==> flow/design.v <==
module fsmc_interface(
    inout [17:0] AD,                 
    input NADV,                      
    input NWE,                       
    input NOE,                       
    input reset,                     
    input clk,                       
    input  reg[15:0] module_out,       
    output reg[15:0] module_in,   
    output reg[2:0] cs_addr_latch,   
    input reg cs_state,              
    output reg en_cs                 
);
    logic ad_dir;
    reg [17:0] ad_out;
    wire [17:0] ad_in;
    assign ad_in = AD;
    assign AD = ad_dir ? ad_out : 18'bz;
    logic nadv_sync,nadv_sync_d1;
    logic nwe_sync,nwe_sync_d1;
    logic noe_sync,noe_sync_d1;
    always_ff @(posedge clk or negedge reset) begin
        if (!reset)begin
            nadv_sync<=0;
            nwe_sync<=0;
            noe_sync<=0;
            nadv_sync_d1<=0;
            nwe_sync_d1<=0;
            noe_sync_d1<=0;
        end else begin
            nadv_sync <= NADV;
            nwe_sync <= NWE;
            noe_sync <= NOE;
            nadv_sync_d1 <= nadv_sync;
            nwe_sync_d1 <= nwe_sync;
            noe_sync_d1 <= noe_sync;
        end
    end
	logic ready_to_read_data;  
	logic ready_to_read_addr;  
	logic addr_capture, data_capture;  
	logic noe_posedge_capture, noe_negedge_capture;  
	logic pre_addr_capture, pre_data_capture;
	logic pre_noe_posedge_capture, pre_noe_negedge_capture;
	always_comb begin
		pre_addr_capture = ~nadv_sync_d1 & nadv_sync;
		pre_data_capture = ~nwe_sync_d1 & nwe_sync;
		pre_noe_posedge_capture = ~noe_sync_d1 & noe_sync;
		pre_noe_negedge_capture = noe_sync_d1 & ~noe_sync;
	end
	always_ff @(posedge clk or negedge reset) begin
		if (!reset) begin
			ready_to_read_addr <= 0;
			ready_to_read_data <= 0;
			addr_capture <= 0;
			data_capture <= 0;
			noe_posedge_capture <= 0;
			noe_negedge_capture <= 0;
		end else begin
			addr_capture <= pre_addr_capture;
			data_capture <= pre_data_capture;
			noe_posedge_capture <= pre_noe_posedge_capture;
			noe_negedge_capture <= pre_noe_negedge_capture;
			if (addr_capture || data_capture) begin
				module_in <= ad_in[15:0];
				if (addr_capture) begin
					cs_addr_latch <= ad_in[17:15];  
					ready_to_read_addr <= 1;
					ready_to_read_data <= 0;
				end else if (data_capture) begin
					ready_to_read_data <= 1;
					ready_to_read_addr <= 0;
				end
			end else begin
				ready_to_read_addr <= 0;
				ready_to_read_data <= 0;
			end
		end
	end
	logic write_trigger;
	logic write_enable;
	always_comb begin
		write_trigger = noe_negedge_capture & cs_state;
	end
	always_ff @(posedge clk or negedge reset) begin
		if (!reset) begin
			en_cs <= '0;
			write_enable <= 0;
			ad_dir <= 0;
		end else begin
			if (write_trigger) begin
				write_enable <= 1;
			end else if (~noe_sync) begin
				write_enable <= 0;
			end
			if (write_enable) begin
				ad_dir <= 1;
				ad_out[15:0] <= module_out;
			end else begin
				ad_dir <= 0;
			end
			if (ready_to_read_addr) begin
				en_cs <= '1;
			end else if (ready_to_read_data | noe_posedge_capture) begin
				en_cs <= '0;
			end
		end
	end
endmodule
### Step by step through the tools: fsmc_interface

Tool output for the design above, in the order of the flow.
Line numbers count from 1 in the design file above.
Operators: Yosys type, input widths -> output width; for muxes data width and select width s.
Not given: -

* design top: fsmc_interface
* clock port: clk
* cell library: sky130hd
* corner: tt_025C_1v80

### Word-level counts

Counts by Yosys on the flattened word-level netlist (proc, flatten, opt, wreduce; memories kept). Register bits leave out memories and registers merged into their read ports (data or address). Print and check cells are left out. Cells with the same type and inputs are merged into one.

* register bits after elaboration: 50
* bits of input ports: 22
* output and inout bits: 38

* mux-type cells: 12
* equality and inequality tests: 2
* reductions and logical operators: 5
* bitwise operators: 10

Operators with widths (number)
* $mux 18: 1
* $mux 1: 11
* $and 1x1->1: 5
* $not 1->1: 4
* $reduce_and 2->1: 2
* $ne 3x3->1 const B: 1
* $reduce_and 3->1: 1
* $ne 2x1->1 const B: 1
* $reduce_bool 2->1: 1
* $or 1x1->1: 1
* $logic_or 1x1->1: 1

### Depth

Longest topological path by Yosys (ltp), each cell counted once; first at word level (registers and memories cut), then after technology mapping (sequential cells cut; the memories' decode and read muxes count).

* depth in word-level cells: 3
* ABC_AREA: 0
* gate-level depth with buffers: 2

### Mapped cells and area

Yosys stat after the flow's synthesis: flattened, memories mapped to cells. It holds for the ABC_AREA given above (unset counts as 0); a run with the other value may have another netlist.

Cells by type
* sky130_fd_sc_hd__edfxtp_1: number 33, area in all 990.95 um^2
* sky130_fd_sc_hd__dfrtp_1: number 14, area in all 350.336 um^2
* sky130_fd_sc_hd__nor2b_1: number 5, area in all 31.28 um^2
* sky130_fd_sc_hd__buf_4: number 4, area in all 30.029 um^2
* sky130_fd_sc_hd__and2_1: number 2, area in all 12.512 um^2
* sky130_fd_sc_hd__a22o_1: number 1, area in all 8.758 um^2
* sky130_fd_sc_hd__a21o_1: number 1, area in all 7.507 um^2
* sky130_fd_sc_hd__o21a_1: number 1, area in all 7.507 um^2
* sky130_fd_sc_hd__clkbuf_1: number 1, area in all 3.754 um^2
* sky130_fd_sc_hd__conb_1: number 1, area in all 3.754 um^2
* sky130_fd_sc_hd__nor2_1: number 1, area in all 3.754 um^2

* buffers: 5
* sequential area: 1341.3 um^2
* cell count: 64
* flip-flop cells: 47
* chip area (Yosys): 1450.1 um^2

### Worst setup path after synthesis

Path of least setup slack by OpenSTA after synthesis, without wires, with an ideal clock, recovery checks aside; 20% of the period is set as input and as output delay. Where synthesis merged equal registers, the netlist keeps one of their names.

* path kind: reg-to-reg
* from: register addr_capture
* to: register module_in[0]
* buffers on the path: 0
* required time: 0.817 ns
* path delay: 1.174 ns
* data arrival time: 0.801 ns
* time at the first pin: 0.000 ns
* clock period: 1.19 ns
* stages on the path: 2
* path slack: 0.016 ns
* period reached after synthesis: 1.174 ns

"path delay" = arrival - input delay + setup time.
"stages on the path": output pins that drive a net of the path, with the launching flip-flop's if there is one; two outputs of one cell count as two.
"period reached after synthesis" is the clock period less the worst setup slack; recovery checks do not enter. This is arithmetic on one report: input and output delays are still those of the set period (20% each).
The rows between start and end are the longest chain of elaborated cells between them; the timing report does not say that the signal goes this way. Where chains are equally long, one stands for them.
Each line given opens the expression or statement behind the cell; cells for indexed reads and writes are added by Yosys, which also makes memories of some case tables.

* cell sequence: sky130_fd_sc_hd__dfrtp_1 -> sky130_fd_sc_hd__o21a_1
* length of the longest elaborated chain: 2

Ends and longest elaborated chain, post-synthesis
* from (decl): RTL line 41 `logic addr_capture, data_capture;`
* from (assign): RTL line 55 `addr_capture <= 0;`
* from (assign): RTL line 60 `addr_capture <= pre_addr_capture;`
* $logic_or 1x1->1: RTL line 64 `if (addr_capture || data_capture) begin`
* $reduce_and 2->1
* to (assign): RTL line 65 `module_in <= ad_in[15:0];`
* to (decl): RTL line 9 `output reg[15:0] module_in,`

# Flow runs of fsmc_interface

Top module fsmc_interface; platform sky130hd; tools Yosys and OpenROAD; 2 stored runs in no particular order. Input and output delays are each 20% of the period that was set; the output load is 0.01 pF.

### Entry A

Settings: `period_ns=1.28`, `CORE_UTILIZATION=70`, `SETUP_SLACK_MARGIN=0.08`, `PLACE_DENSITY_LB_ADDON=0.18`, `CORE_ASPECT_RATIO=0.79`, `CTS_CLUSTER_SIZE=61`, `CAP_MARGIN=15`, `MAX_ROUTING_LAYER=met4`, `CORE_MARGIN=2`, `SLEW_MARGIN=20`

Stopped before the end: placement reported DPL-0033.

### Entry B

Settings: `period_ns=1.34`, `CORE_UTILIZATION=67`, `PLACE_DENSITY=0.81`, `CORE_MARGIN=10`, `CELL_PAD_IN_SITES_DETAIL_PLACEMENT=2`, `GPL_TIMING_DRIVEN=1`, `GPL_ROUTABILITY_DRIVEN=0`, `CTS_CLUSTER_SIZE=88`, `CAP_MARGIN=0`, `SLEW_MARGIN=40`, `MIN_ROUTING_LAYER=met2`

Stopped before the end: placement reported a tool error.
